==> flow/design.v <==
module mem(output [N-1:0]z, input [N-1:0]in, input [N-1:0]address, input we, input clk);
	parameter N = 32;
	reg [N-1:0] m[0: 2**N -1];
	integer i;
	initial 
	begin
		for(i=0; i<2**N -1; i++)
			m[i] = 0;
	end
	always @(posedge clk)
	begin
		if(we == 1)
			m[address] = in;	
	end
	assign z = m[address];
endmodule	
### Reports on mem

The steps from the RTL of mem to its reports follow in flow order.
Lines are those of the file above, counted from 1.
Cell names lack the library's common part.
The mark -- stands for no value.

| inputs | value |
|---|---|
| top | mem |
| clock | clk |
| library | sky130hd |
| library corner | tt_025C_1v80 |

### Elaborated design

Counts by Yosys on the flattened word-level netlist (proc, flatten, opt, wreduce; memories kept). Register bits leave out memories and registers merged into their read ports (data or address); mux counts leave out enables and synchronous resets folded into registers. Print and check cells are left out. Cells with the same type and inputs are merged into one.
Yosys's memory passes give these memory sizes; they may raise the number of words (mostly to a power of two), join words into wider ones and drop unused or constant bits.

| word-level totals | value |
|---|---|
| flip-flop bits (word level) | 0 |
| RAM bits | 64 |
| memories kept | 1 |
| input bits | 66 |
| output and inout bits | 32 |
| elaborated cells | 4 |

Memories:

| memory | words | bits a word | read ports | write ports | line | source |
|---|---|---|---|---|---|---|
| m | 2 | 32 | 1 | 1 | 3 | `reg [N-1:0] m[0: 2**N -1];` |

| cells by class | value |
|---|---|
| mux-type cells | 3 |

Operators with widths:

| cell | number |
|---|---|
| 32-bit two-way mux | 2 |
| 1-bit two-way mux | 1 |

### Depth

Yosys ltp: most cells in a row. Word level: on the elaborated netlist, between registers, memories and ports. Mapped: between sequential cells and ports; inverters and the memories' decode and read muxes count.

| logic depth | value |
|---|---|
| word-level depth | 1 |
| ABC_AREA | 0 |
| mapped depth | 4 |
| depth with buffers taken out | 3 |

### After synthesis

The flow's flattened synthesis, as Yosys stat reports it; memories are mapped. The netlist is that of the ABC_AREA named above (0 if unset); the other value can give another one.

Cells by type:

| cell type | number | area in all (um2) |
|---|---|---|
| edfxtp_1 | 64 | 1.92E+03 |
| mux2_2 | 32 | 360.346 |
| nand4_1 | 9 | 56.304 |
| nor4_1 | 6 | 37.536 |
| buf_2 | 3 | 15.014 |
| or4_1 | 2 | 15.014 |
| nor3_2 | 1 | 10.01 |
| nor4b_1 | 1 | 8.758 |
| buf_4 | 1 | 7.507 |
| or3_1 | 1 | 6.256 |
| nand3_1 | 1 | 5.005 |
| nor3_1 | 1 | 5.005 |
| nand2_1 | 1 | 3.754 |
| nor2_1 | 1 | 3.754 |

| mapped netlist | value |
|---|---|
| standard cells after synthesis | 124 |
| mapped area | 2456.1 um2 |
| sequential part of the area | 1921.8 um2 |
| mapped flip-flops | 64 |
| buffer cells | 4 |

### Path before layout

OpenSTA on the mapped netlist: ideal clock, no wires. The path of least setup slack (recovery checks aside). Input and output delay are each 20% of the period. Register names are those of the netlist, which keeps one name where synthesis merged equal registers.

| timing path after synthesis | value |
|---|---|
| path type | in2reg |
| start point | in address[0] |
| end point | mem (no name shown) |
| clock period | 4.79 ns |
| input delay | 0.958 ns |
| library setup time | 0.461 ns |
| launch time at the first pin | 0.958 ns |
| arrival | 3.739 ns |
| data required time | 4.329 ns |
| slack | 0.590 ns |
| path delay | 3.242 ns |
| driving pins on the path | 4 |
| buffers on the path | 1 |
| synthesis period reached | 4.2 ns |

"path delay" = arrival - input delay + setup time.
"driving pins on the path": output pins that drive a net of the path, with the launching flip-flop's if there is one; two outputs of one cell count as two.
"synthesis period reached" = period - worst setup slack (recovery checks aside). The figure is calculated, with input and output delays left at 20% of the set period.
The rows between start and end are the longest chain of elaborated cells between them; the timing report does not say that the signal goes this way. Where chains are equally long, one stands for them.
A line is the first line of the expression or statement that the cell stems from. Yosys adds cells for indexed reads and writes and turns some case tables into memories.

| on the way, after synthesis | value |
|---|---|
| path through | buf_4 -> nor4b_1 -> nand4_1 -> nor3_1 |
| cells in the longest elaborated chain | 1 |
| elaborated cells on any way between the ends | 1 |
| RTL lines with such cells | 1 |
| classes of those cells | mux: 1 |

RTL lines, path after synthesis:

| what | line | source |
|---|---|---|
| start: declaration | 1 | `module mem(output [N-1:0]z, input [N-1:0]in, input [N-1:0]address, input we, input clk);` |
| 32-bit two-way mux | 12 | `if(we == 1)` |

### Worst path after layout

Path of least setup slack in the final report of run 1 (OpenROAD, finished layout, wires in). Where an end is a register, its clock arrival counts in the times.

| timing path after layout | value |
|---|---|
| path type | in2out |
| start point | in address[0] |
| end point | out z[29] |
| clock period | 5.13 ns |
| input delay | 1.03 ns |
| external output delay | 1.03 ns |
| launch time at the first pin | 1.03 ns |
| arrival | 2.78 ns |
| data required time | 4.10 ns |
| slack | 1.33 ns |
| driving pins on the path | 4 |
| buffers on the path | 3 |

The rows between start and end are the longest chain of elaborated cells between them; the timing report does not say that the signal goes this way. Where chains are equally long, one stands for them.
A memory read counts as a cell of the chain, while the word-level depth stops at memories.

| on the way, after layout | value |
|---|---|
| path through | clkdlybuf4s50_1 -> buf_4 -> mux2_2 -> clkdlybuf4s50_1 |
| cells in the longest elaborated chain | 1 |
| elaborated cells on any way between the ends | 1 |
| RTL lines with such cells | 1 |
| classes of those cells | memory: 1 |

RTL lines, path after layout:

| what | line | source |
|---|---|---|
| start: declaration | 1 | `module mem(output [N-1:0]z, input [N-1:0]in, input [N-1:0]address, input we, input clk);` |
| memory read 2 x 32 bit | 3 | `reg [N-1:0] m[0: 2**N -1];` |
| end: declaration | 1 |  |

mem through Yosys and OpenROAD on sky130hd: 2 stored runs, unordered, with their settings and measured results. The constraints put input and output delay at 20% of the set period each and load the outputs with 0.01 pF.
"clock period achieved": clock period set for the run, less the worst setup slack. It is reckoned from that one timing run; input and output delays stay at 20% of the period that was set.
"total design power": no workload was simulated; the value follows from the tool's default switching activity.

#### Run 1

| setting | value |
|---|---|
| period_ns | `5.13` |
| CORE_UTILIZATION | `48` |
| SETUP_SLACK_MARGIN | `0.27` |
| HOLD_SLACK_MARGIN | `0.11` |
| CORE_ASPECT_RATIO | `1.51` |
| GPL_TIMING_DRIVEN | `1` |
| GPL_ROUTABILITY_DRIVEN | `1` |
| CAP_MARGIN | `25` |
| SLEW_MARGIN | `15` |
| CORE_MARGIN | `2` |

| result | value |
|---|---|
| smallest hold slack | 1.289 ns |
| total design power | 1.163 mW |
| setup TNS | 0.000 ns |
| area inside the die boundary | 5717.1 um2 |
| utilization in the final report | 75.5% |
| chip area in the Yosys report | 2456.1 um2 |
| worst slack on setup checks | 1.325 ns |
| clock period achieved | 3.805 ns |

#### Run 2

| setting | value |
|---|---|
| period_ns | `6.66` |
| CORE_UTILIZATION | `35` |
| SETUP_SLACK_MARGIN | `-0.43` |
| PLACE_DENSITY_LB_ADDON | `0.27` |
| CELL_PAD_IN_SITES_DETAIL_PLACEMENT | `1` |
| TNS_END_PERCENT | `95` |
| ABC_AREA | `1` |
| GPL_TIMING_DRIVEN | `0` |
| GPL_ROUTABILITY_DRIVEN | `1` |
| SLEW_MARGIN | `0` |
| CAP_MARGIN | `20` |
| CORE_MARGIN | `2` |

| result | value |
|---|---|
| smallest hold slack | 1.591 ns |
| worst slack on setup checks | 2.727 ns |
| utilization in the final report | 54.6% |
| setup TNS | 0.000 ns |
| area inside the die boundary | 8021.9 um2 |
| clock period achieved | 3.933 ns |
| total design power | 0.8666 mW |
| chip area in the Yosys report | 2562.5 um2 |
